==> flow/design.v <==
module square #(
    H_SIZE=80,       
    IX=320,          
    IY=240,          
    IX_DIR=1,        
    IY_DIR=1,        
    D_WIDTH=640,     
    D_HEIGHT=480     
    )
    (
    input wire i_clk,          
    input wire i_ani_stb,      
    input wire i_rst,          
    input wire i_animate,      
    output wire [11:0] o_x1,   
    output wire [11:0] o_x2,   
    output wire [11:0] o_y1,   
    output wire [11:0] o_y2    
    );
    reg [11:0] x = IX;    
    reg [11:0] y = IY;    
    reg x_dir = IX_DIR;   
    reg y_dir = IY_DIR;   
    assign o_x1 = x - H_SIZE;   
    assign o_x2 = x + H_SIZE;   
    assign o_y1 = y - H_SIZE;   
    assign o_y2 = y + H_SIZE;   
    always @ (posedge i_clk)
    begin
        if (i_rst)   
        begin
            x <= IX;
            y <= IY;
            x_dir <= IX_DIR;
            y_dir <= IY_DIR;
        end
        if (i_animate && i_ani_stb)
        begin
            x <= (x_dir) ? x + 1'b1 : x - 1'b1;   
            y <= (y_dir) ? y + 1'b1 : y - 1'b1;   
            if (x <= H_SIZE + 1'b1)   
                x_dir <= 1'b1;   
            if (x >= (D_WIDTH - H_SIZE - 1'b1))   
                x_dir <= 1'b0;   
            if (y <= H_SIZE + 1'b1)   
                y_dir <= 1'b1;   
            if (y >= (D_HEIGHT - H_SIZE - 1'b1))   
                y_dir <= 1'b0;   
        end
    end
endmodule
From RTL to reports: square
The steps from the RTL of square to its reports follow in flow order.
Line numbers count from 1 in the design file above.
Operators: Yosys type, input widths -> output width; for muxes data width and select width s.
Not given: -
- top module: square
- clock port: i_clk
- library: sky130hd
- library corner: tt_025C_1v80

Elaborated design
Yosys after proc, flatten, opt, wreduce and memory -nomap, before mapping. Memory bits, and registers merged into a memory's read port (data or address), are not among the register bits. Print and check cells are not counted. Equal cells are merged and count once.
- noted cells after elaboration: 32
- noted memory cells: 0
- latch bits at 0
- flip-flop bits (word level): 26
- ROM bits at 0
- noted word width x clocked read ports: 0
- output and inout bits: 48
- input port bits: 4
- noted memory bits (writable): 0
- noted equality and inequality tests: 0
- bitwise gates (word level) at 0
- divide/modulo/power cells at 0
- noted add/sub/neg operators: 8
- reductions and logical operators: 2
- noted multiply operators: 0
- order comparisons: 4
- noted shifts and indexed selects: 0
- multiplexer cells: 14
- operator list (cell ; count):
    $mux 12 ; 6
    $add 12x1->12 const B ; 2
    $sub 12x1->12 const B ; 2
    $add 12x7->12 const B ; 2
    $sub 12x7->12 const B ; 2
    $le 12x7->1 const B ; 2
    $ge 12x10->1 const B ; 1
    $ge 12x9->1 const B ; 1
    $mux 1 ; 8
    $reduce_bool 2->1 ; 1
    $logic_and 1x1->1 ; 1

Depth
Yosys ltp: most cells in a row. Word level: on the elaborated netlist, between registers, memories and ports. Mapped: between sequential cells and ports; inverters and the memories' decode and read muxes count.
- word-level depth at 4
- noted ABC_AREA: 0
- mapped depth: 7

Mapped cells and area
Yosys stat after the flow's synthesis: flattened, memories mapped to cells. It holds for the ABC_AREA given above (unset counts as 0); a run with the other value may have another netlist.
Totals and module areas in this step are rounded.
- flip-flops at 26
- cell area after synthesis: 2590 sq um
- noted buffers: 28
- noted mapped cells: 282
- cell types (type ; count ; total area (sq um)):
    sky130_fd_sc_hd__edfxtp_1 ; 24 ; 720.691
    sky130_fd_sc_hd__ha_1 ; 28 ; 350.336
    sky130_fd_sc_hd__xor2_1 ; 20 ; 175.168
    sky130_fd_sc_hd__xnor2_1 ; 18 ; 157.651
    sky130_fd_sc_hd__buf_4 ; 18 ; 135.13
    sky130_fd_sc_hd__o21ai_0 ; 19 ; 95.091
    sky130_fd_sc_hd__a21oi_1 ; 18 ; 90.086
    sky130_fd_sc_hd__nor2_1 ; 22 ; 82.579
    sky130_fd_sc_hd__a21o_1 ; 8 ; 60.058
    sky130_fd_sc_hd__inv_1 ; 13 ; 48.797
    sky130_fd_sc_hd__nand2_1 ; 12 ; 45.043
    sky130_fd_sc_hd__nor3_1 ; 9 ; 45.043
    sky130_fd_sc_hd__and3_1 ; 7 ; 43.792
    sky130_fd_sc_hd__dfxtp_1 ; 2 ; 40.038
    sky130_fd_sc_hd__fa_1 ; 2 ; 40.038
    sky130_fd_sc_hd__a211oi_1 ; 5 ; 37.536
    sky130_fd_sc_hd__clkbuf_1 ; 10 ; 37.536
    sky130_fd_sc_hd__o211a_1 ; 3 ; 30.029
Not listed: further types 27, cells in them 44.

Path before layout
OpenSTA on the mapped netlist: ideal clock, no wires. The path of least setup slack (recovery checks aside). Input and output delay are each 20% of the period. Register names are those of the netlist, which keeps one name where synthesis merged equal registers.
- path type: register to register
- start: register y[0]
- end: register y[8]
- stages at 7
- time at the first pin at 0.000 ns
- path buffers at 0
- slack: 1.265 ns
- clock period: 3.44 ns
- delay of the path at 2.174 ns
- data arrival time: 1.913 ns
- synthesis period reached: 2.175 ns
"delay of the path" is the arrival time less input delay plus setup time.
"stages": output pins that drive a net of the path, with the launching flip-flop's if there is one; two outputs of one cell count as two.
"synthesis period reached" is the clock period less the worst setup slack; recovery checks do not enter. This is arithmetic on one report: input and output delays are still those of the set period (20% each).
Between the ends stands the longest chain of elaborated cells between them, by number of cells; it is not shown to be the way that was timed. Of several equally long chains one is given.
A line is the first line of the expression or statement that the cell stems from. Yosys adds cells for indexed reads and writes and turns some case tables into memories.
- cells stage by stage: sky130_fd_sc_hd__edfxtp_1 -> sky130_fd_sc_hd__fa_1 -> sky130_fd_sc_hd__a211oi_2 -> sky130_fd_sc_hd__o21bai_2 -> sky130_fd_sc_hd__a2111oi_4 -> sky130_fd_sc_hd__o21bai_1 -> sky130_fd_sc_hd__nor3b_2
- cells in the longest elaborated chain: 3
- noted elaborated cells on any way between the ends: 4
- source lines of those cells at 2
- classes of those cells: add/sub: 2; mux: 2
- RTL lines, path after synthesis (item ; RTL line ; RTL):
    from (decl) ; 21 ; reg [11:0] y = IY;
    from (assign) ; 33 ; y <= IY;
    from (assign) ; 40 ; y <= (y_dir) ? y + 1'b1 : y - 1'b1;
    $sub 12x1->12 ; 40 ;
    $mux 12 ; 40 ;
    $mux 12 ; 37 ; if (i_animate && i_ani_stb)
    to (assign) ; 33 ;
    to (assign) ; 40 ;
    to (decl) ; 21 ;

Worst path after layout
Path of least setup slack in the final report of stored run 1 (OpenROAD, finished layout, wires in). Where an end is a register, its clock arrival counts in the times.
- path type: register to output
- start: register x[4]
- end: output o_x1[8]
- slack: 0.09 ns
- clock period: 2.73 ns
- stages at 7
- output delay: 0.55 ns
- path buffers at 1
- data arrival time: 2.10 ns
- time at the first pin at 0.27 ns
Between the ends stands the longest chain of elaborated cells between them, by number of cells; it is not shown to be the way that was timed. Of several equally long chains one is given.
- cells stage by stage: sky130_fd_sc_hd__edfxtp_1 -> sky130_fd_sc_hd__inv_1 -> sky130_fd_sc_hd__ha_1 -> sky130_fd_sc_hd__inv_1 -> sky130_fd_sc_hd__a21oi_1 -> sky130_fd_sc_hd__xor2_1 -> sky130_fd_sc_hd__clkdlybuf4s50_1
- cells in the longest elaborated chain: 1
- noted elaborated cells on any way between the ends: 1
- source lines of those cells at 1
- classes of those cells: add/sub: 1
- RTL lines, path post-layout (item ; RTL line ; RTL):
    from (decl) ; 20 ; reg [11:0] x = IX;
    from (assign) ; 32 ; x <= IX;
    from (assign) ; 39 ; x <= (x_dir) ? x + 1'b1 : x - 1'b1;
    $sub 12x7->12 ; 24 ; assign o_x1 = x - H_SIZE;
    to (decl) ; 15 ; output wire [11:0] o_x1,

Data sheet: physical implementation of square

Top module square; platform sky130hd; tools Yosys and OpenROAD; 2 stored runs in no particular order. Input and output delays are each 20% of the period that was set; the output load is 0.01 pF.
"achieved clock period": clock period set for the run, less the worst setup slack. It is reckoned from that one timing run; input and output delays stay at 20% of the period that was set.
"critical setup path time": the worst setup path's part of the clock period (all of it between registers, 20% less for each end at a port) less its slack. A launch clock that arrives late makes it longer, a capture clock that arrives late makes it shorter.
"power consumption": no workload was simulated; the value follows from the tool's default switching activity.
The measured numbers are rounded.

Stored run 1
Settings were period_ns = 2.73; CORE_UTILIZATION = 44; PLACE_DENSITY_LB_ADDON = 0.06; HOLD_SLACK_MARGIN = 0.18; CELL_PAD_IN_SITES_GLOBAL_PLACEMENT = 0; CTS_CLUSTER_SIZE = 21; CAP_MARGIN = 20; CORE_MARGIN = 2; SLEW_MARGIN = 20
- achieved clock period at 2.643 ns
- post-route utilization: 57.2 %
- power consumption: 1.86 mW
- noted the smallest hold slack: 0.563 ns
- critical setup path time: 2.10 ns
- critical path type: register to output
- noted the worst slack on setup checks: 0.087 ns
- noted the area of the synthesized netlist: 2590 sq um
- noted the standard-cell area after layout: 3210 sq um
- total negative slack: 0.000 ns
- area inside the die boundary at 6530 sq um

Stored run 2
Settings were period_ns = 1.45; CORE_UTILIZATION = 38; SETUP_SLACK_MARGIN = -0.02; PLACE_DENSITY_LB_ADDON = 0.0; CORE_ASPECT_RATIO = 1.91; GPL_TIMING_DRIVEN = 1; GPL_ROUTABILITY_DRIVEN = 0; CTS_CLUSTER_SIZE = 10; SLEW_MARGIN = 5; CAP_MARGIN = 20; CORE_MARGIN = 2
- power consumption: 5.65 mW
- noted the smallest hold slack: 0.663 ns
- total negative slack: -21.4 ns
- achieved clock period at 2.092 ns
- area inside the die boundary at 7540 sq um
- noted the standard-cell area after layout: 5260 sq um
- noted the worst slack on setup checks: -0.642 ns
- critical setup path time: 2.09 ns
- critical path type: register to register
- post-route utilization: 79.4 %
- noted the area of the synthesized netlist: 2590 sq um
